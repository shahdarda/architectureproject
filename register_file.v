==> flow/design.v <==
module registerFile(
    input wire clock,
    input wire enable_write, 
    input wire [2:0] RA, RB, RW,
    input wire [15:0] BusW,
    output reg [15:0] BusA, BusB
);
    reg [15:0] registers_array [7:0];
    always @(posedge clock) begin
        BusA <= registers_array[RA];
        BusB <= registers_array[RB];
    end
    always @(posedge clock) begin
        if (enable_write && RW != 3'b000) begin
            registers_array[RW] <= BusW;
        end
    end
    initial begin
        registers_array[0] <= 16'h0000;
        registers_array[1] <= 16'h0000;
        registers_array[2] <= 16'h0000;
        registers_array[3] <= 16'h0000;
        registers_array[4] <= 16'h0000;
        registers_array[5] <= 16'h0000;
        registers_array[6] <= 16'h0000;
        registers_array[7] <= 16'h0000;
    end
endmodule
# [From RTL to reports: registerFile]
# The steps from the RTL of registerFile to its reports follow in flow order.
# Line numbers count from 1 in the design file above.
# Operators carry their Yosys type and port widths (W data, S select, Z words).
# Not given: n/a
[design] top_module="registerFile" clock="clock" library="sky130hd" corner="tt_025C_1v80"

# [Word level]
# Source: Yosys, flattened and elaborated, memories not mapped. Widths are those after wreduce; folded enables and synchronous resets count as part of the registers. Registers that Yosys merges into a memory's read port (data or address) are not register bits. Print and check cells do not count. Equal cells are merged and count once.
# Memory sizes are those after Yosys's memory passes, which may raise the word count (mostly to a power of two), join words into wider ones and drop unused or constant bits.
[bits] input_bits=27 output_inout_bits=32 n_memories=1 regBits=0 ram_bits=128 clocked_rd_ports_x_width=32 word_cells=6
[classes] n_reduce_logical=2 n_mux=3
[mem_list] memory="registers_array" words=8 word_bits=16 read_ports=2 wr=1 line=8 rtl="reg [15:0] registers_array [7:0];"
[ops] op="$mux W16" n=1
[ops] op="$reduce_bool A3 Y1" n=1
[ops] op="$mux W3" n=1
[ops] op="$logic_and A1 B1 Y1" n=1
[ops] op="$mux W1" n=1

# [Logic depth]
# Yosys ltp: most cells in a row. Word level: on the elaborated netlist, between registers, memories and ports. Mapped: between sequential cells and ports; inverters and the memories' decode and read muxes count.
[logic_depth] depth_word=3 ABC_AREA=0 mapped_depth=4 ltp_nobuf=2

# [After synthesis]
# Yosys stat after the flow's synthesis: flattened, memories mapped to cells. It holds for the ABC_AREA given above (unset counts as 0); a run with the other value may have another netlist.
# The area totals of this step are shown rounded.
[types] cell="sky130_fd_sc_hd__edfxtp_1" n=128 area_total_um2=3.84E+03
[types] cell="sky130_fd_sc_hd__mux4_1" n=56 area_total_um2=1.47E+03
[types] cell="sky130_fd_sc_hd__dfxtp_1" n=32 area_total_um2=640.614
[types] cell="sky130_fd_sc_hd__mux2_2" n=32 area_total_um2=360.346
[types] cell="sky130_fd_sc_hd__mux4_2" n=8 area_total_um2=180.173
[types] cell="sky130_fd_sc_hd__buf_6" n=8 area_total_um2=90.086
[types] cell="sky130_fd_sc_hd__buf_1" n=8 area_total_um2=30.029
[types] cell="sky130_fd_sc_hd__nor2_1" n=6 area_total_um2=22.522
[types] cell="sky130_fd_sc_hd__nand2b_1" n=3 area_total_um2=18.768
[types] cell="sky130_fd_sc_hd__clkbuf_2" n=2 area_total_um2=10.01
[types] cell="sky130_fd_sc_hd__nand2_1" n=2 area_total_um2=7.507
[types] cell="sky130_fd_sc_hd__nor3_1" n=1 area_total_um2=5.005
[types] cell="sky130_fd_sc_hd__conb_1" n=1 area_total_um2=3.754
[synth_totals] mapped_cells=287 flip_flops=160 buf_cells=18 synth_area_um2=6680 seq_area_um2=4480

# [Path before layout]
# OpenSTA on the mapped netlist: ideal clock, no wires. The path of least setup slack (recovery checks aside). Input and output delay are each 20% of the period. Register names are those of the netlist, which keeps one name where synthesis merged equal registers.
[synth_timing] path_type="in2reg" startpoint="in enable_write" endpoint="mem registers_array[1][0]" arrival_ps=1901 period_ps=3390 required_ps=2981 path_slack_ps=1080 path_delay_ps=1632 in_delay_ps=678 launch_ps=678 path_buffers=0 setup_ps=409 path_stages=2 synth_period_reached_ps=2310
# "path_delay_ps" is the arrival time less input delay plus setup time.
# "path_stages": output pins that drive a net of the path, with the launching flip-flop's if there is one; two outputs of one cell count as two.
# "synth_period_reached_ps" = period - worst setup slack (recovery checks aside). The figure is calculated, with input and output delays left at 20% of the set period.
# The rows between start and end are the longest chain of elaborated cells between them; the timing report does not say that the signal goes this way. Where chains are equally long, one stands for them.
# A line is the first line of the expression or statement that the cell stems from. Yosys adds cells for indexed reads and writes and turns some case tables into memories.
# Only ways into the end's enable, where the timed path ends, are counted here.
[synth_between] path_cell_list="sky130_fd_sc_hd__nand2_1 > sky130_fd_sc_hd__nor3_1" elab_chain_cells=2 cells_between=3 lines_between=1 classes_between="mux (2); reduce/logical (1)"
[synth_lines] element="start: declaration" line=3 rtl="input wire enable_write,"
[synth_lines] element="$logic_and A1 B1 Y1" line=14 rtl="if (enable_write && RW != 3'b000) begin"
[synth_lines] element="$mux W3" line=14
[synth_lines] element="end: declaration" line=8 rtl="reg [15:0] registers_array [7:0];"

# [Timing after layout]
# Path of least setup slack in the final report of run B (OpenROAD, finished layout, wires in). Where an end is a register, its clock arrival counts in the times.
# The report prints the path's times to 10 ps; the period is as set.
[layout_timing] path_type="reg2out" startpoint="reg BusB[14]" endpoint="out BusB[14]" arrival_ps=1340 launch_ps=410 output_delay_ps=400 path_stages=2 path_buffers=1 path_slack_ps=240 required_ps=1580 period_ps=1980
[layout_between] path_cell_list="sky130_fd_sc_hd__dfxtp_1 > sky130_fd_sc_hd__clkdlybuf4s50_1" elab_chain_cells=0 cells_between=0 lines_between=0
[layout_lines] element="start: declaration" line=6 rtl="output reg [15:0] BusA, BusB"
[layout_lines] element="end: declaration" line=6

# Top module registerFile; platform sky130hd; tools Yosys and OpenROAD; 2 stored runs in no particular order. Input and output delays are each 20% of the period that was set; the output load is 0.01 pF.
# By "achieved_clock_period_ps" is meant the clock period of the run minus its worst setup slack. This is arithmetic on one report: input and output delays are still those of the set period (20% each).
# "worst_path_allowed_less_slack_ps": the worst setup path's part of the clock period (all of it between registers, 20% less for each end at a port) less its slack. A launch clock that arrives late makes it longer, a capture clock that arrives late makes it shorter.
# By "final_power_uw" is meant OpenSTA's value without simulated activity: inputs other than the clock are taken to toggle once in ten clock periods, and the tool carries that through the logic.
# "worst_path_allowed_less_slack_ps" is given in steps of 10 ps.
# The measured numbers are rounded.
run="run A" settings period_ns=1.57 CORE_UTILIZATION=46 PLACE_DENSITY_LB_ADDON=0.08 CORE_MARGIN=6 CELL_PAD_IN_SITES_DETAIL_PLACEMENT=2 ABC_AREA=1 CTS_CLUSTER_SIZE=28 CAP_MARGIN=20 SLEW_MARGIN=20
run="run A" outcome="not finished: placement ended with error DPL-0033"
run="run B" settings period_ns=1.98 CORE_UTILIZATION=30 SETUP_SLACK_MARGIN=-0.18 PLACE_DENSITY_LB_ADDON=0.07 TNS_END_PERCENT=90 ABC_AREA=0 SLEW_MARGIN=5 MIN_ROUTING_LAYER="met1" CAP_MARGIN=20 CORE_MARGIN=2
run="run B" results worst_path_allowed_less_slack_ps=1340 worstPathKind="reg2out" ws_setup_ps=242 worst_hold_slack_ps=624 setupTns_ps=0 final_power_uw=7840 yosys_chip_area_um2=6680 post_route_stdcell_area_um2=8470 design_die_area_um2=23500 achieved_clock_period_ps=1738 fin_util_pct=38.8
